==> flow/design.v <==
module comparator_4in
#(parameter  p_width = 19)
(
input  i_clk,
input  i_rst_n,
input  [p_width-1:0]  i_a,
input  [p_width-1:0]  i_b,
input  [p_width-1:0]  i_c,
input  [p_width-1:0]  i_d,
output [p_width-1:0]  o_result,
output [3:0]          o_index
);
wire  [3:0]  w_l1, w_l2, w_index;
reg   [3:0]  r_index;
wire         w_z;
wire  [p_width-1:0] w_l3,w_l4;
assign w_z = ((i_a | i_b | i_c | i_d)==0)? 1:0;
assign w_l1 = (i_a>=i_b)? 4'b0001:4'b0010;
assign w_l2 = (i_c>=i_d)? 4'b0100:4'b1000;
assign w_index = w_z? 4'b0000:(w_l3 >= w_l4)? w_l1:w_l2;
assign o_index = r_index;
assign w_l3 = (i_a>=i_b)? i_a:i_b;
assign w_l4 = (i_c>=i_d)? i_c:i_d;
assign o_result = (w_l3 >= w_l4)? w_l3:w_l4;
always @( posedge ~i_clk or negedge i_rst_n)
begin
if(!i_rst_n) 
  r_index <=0;
else 
  r_index <= w_index;
end
endmodule 
Reports on comparator_4in
The steps from the RTL of comparator_4in to its reports follow in flow order.
Lines are those of the file above, counted from 1.
Operators carry their Yosys type and port widths (W data, S select, Z words).
Library cell names are shortened.
A cell with n/a has no value.
- top: comparator_4in
- clock port: i_clk
- cell library: sky130hd
- library corner: tt_025C_1v80

Elaborated design
Source: Yosys, flattened and elaborated, memories not mapped. Widths are those after wreduce; folded enables and synchronous resets count as part of the registers. Registers that Yosys merges into a memory's read port (data or address) are not register bits. Print and check cells do not count. Equal cells are merged and count once.
- noted output and inout port bits: 23
- register bits after elaboration: 4
- magnitude comparators at 3
- reductions and logical operators: 1
- muxes and demuxes: 8
- noted bitwise logic cells: 3
- operators with widths (cell ; count):
    $ge A19 B19 Y1 ; 3
    $or A19 B19 Y19 ; 3
    $mux W19 ; 3
    $logic_not A32 Y1 ; 1
    $mux W4 ; 3
    $mux W2 ; 1
    $mux W1 ; 1

Depth
Longest topological path by Yosys (ltp), each cell counted once; first at word level (registers and memories cut), then after technology mapping (sequential cells cut; the memories' decode and read muxes count).
- depth after elaboration at 6
- ABC_AREA: 0
- depth in mapped cells at 21
- noted gate-level depth less buffers: 19

Mapped cells and area
The flow's flattened synthesis, as Yosys stat reports it; memories are mapped. The netlist is that of the ABC_AREA named above (0 if unset); the other value can give another one.
Totals and module areas in this step are rounded.
- flip-flop cells at 4
- area of sequential cells at 100 um^2
- buffer cells at 8
- mapped area: 2600 um^2
- mapped cells: 352
- cell types (type ; count ; area in all (um^2)):
    ha_1 ; 75 ; 938.4
    mux2i_1 ; 36 ; 360.346
    inv_1 ; 81 ; 304.042
    a21oi_1 ; 35 ; 175.168
    nor2_1 ; 29 ; 108.854
    dfrtn_1 ; 4 ; 100.096
    a21o_1 ; 12 ; 90.086
    nand4_1 ; 9 ; 56.304
    nor4_1 ; 9 ; 56.304
    nand2_1 ; 9 ; 33.782
    o21ai_1 ; 5 ; 25.024
    nor4_4 ; 1 ; 21.27
    nor2b_1 ; 3 ; 18.768
    a221oi_1 ; 2 ; 17.517
    and4_1 ; 2 ; 17.517
    nand4b_1 ; 2 ; 17.517
    nor4b_1 ; 2 ; 17.517
    a221oi_2 ; 1 ; 15.014
Other cell types: 23; their cells: 35.

--- measured runs ---
Settings and measured results of 2 stored flow runs for module comparator_4in (sky130hd), not sorted in any way. The constraints put input and output delay at 20% of the set period each and load the outputs with 0.01 pF.
By "power consumption" is meant OpenSTA's value without simulated activity: inputs other than the clock are taken to toggle once in ten clock periods, and the tool carries that through the logic.
Values from the reports are rounded here.

Entry A

==> flow/run.sh <==
#!/bin/bash
# the make line also repeats the synthesis and layout settings of config.mk as NAME=value (left out here)
make -C /OpenROAD-flow-scripts/flow DESIGN_CONFIG=/design/flow/config.mk WORK_HOME=/design/flow/orfs CLKGATE_MAP_FILE= finish
==> flow/config.mk <==
export PLATFORM = sky130hd
export DESIGN_NAME = comparator_4in
export DESIGN_NICKNAME = comparator_4in
export VERILOG_FILES = /design/flow/design.v
export SDC_FILE = /design/flow/constraint.sdc
export NUM_CORES = 4
export LEC_CHECK = 0
export CAP_MARGIN = 20
export CORE_MARGIN = 2
export CORE_UTILIZATION = 61
export SLEW_MARGIN = 20
==> flow/constraint.sdc <==
create_clock -name core_clock -period 13.3 [get_ports {i_clk}]
set_input_delay 2.6600 -clock core_clock [delete_from_list [all_inputs] [get_ports {i_clk}]]
set_output_delay 2.6600 -clock core_clock [all_outputs]
set_load 0.01 [all_outputs]

Entry A: no results, clock tree synthesis failed with DPL-0038.

Entry B

==> flow/run.sh <==
#!/bin/bash
# the make line also repeats the synthesis and layout settings of config.mk as NAME=value (left out here)
make -C /OpenROAD-flow-scripts/flow DESIGN_CONFIG=/design/flow/config.mk WORK_HOME=/design/flow/orfs CLKGATE_MAP_FILE= finish
==> flow/config.mk <==
export PLATFORM = sky130hd
export DESIGN_NAME = comparator_4in
export DESIGN_NICKNAME = comparator_4in
export VERILOG_FILES = /design/flow/design.v
export SDC_FILE = /design/flow/constraint.sdc
export NUM_CORES = 4
export LEC_CHECK = 0
export CAP_MARGIN = 5
export CELL_PAD_IN_SITES_DETAIL_PLACEMENT = 1
export CORE_MARGIN = 4
export CORE_UTILIZATION = 23
export CTS_CLUSTER_SIZE = 59
export MAX_ROUTING_LAYER = met4
export PLACE_DENSITY = 0.92
export SLEW_MARGIN = 30
==> flow/constraint.sdc <==
create_clock -name core_clock -period 8.7 [get_ports {i_clk}]
set_input_delay 1.7400 -clock core_clock [delete_from_list [all_inputs] [get_ports {i_clk}]]
set_output_delay 1.7400 -clock core_clock [all_outputs]
set_load 0.01 [all_outputs]

Measured in entry B:
- noted the chip area after synthesis (Yosys): 2600 um^2
- die area: 13000 um^2
- utilization in the final report: 53 %
- setup slack of the worst path: -1.0 ns
- summed negative setup slack: -4.0 ns
- noted the smallest hold slack: 4.4 ns
- power consumption at 0.64 mW
--- end ---
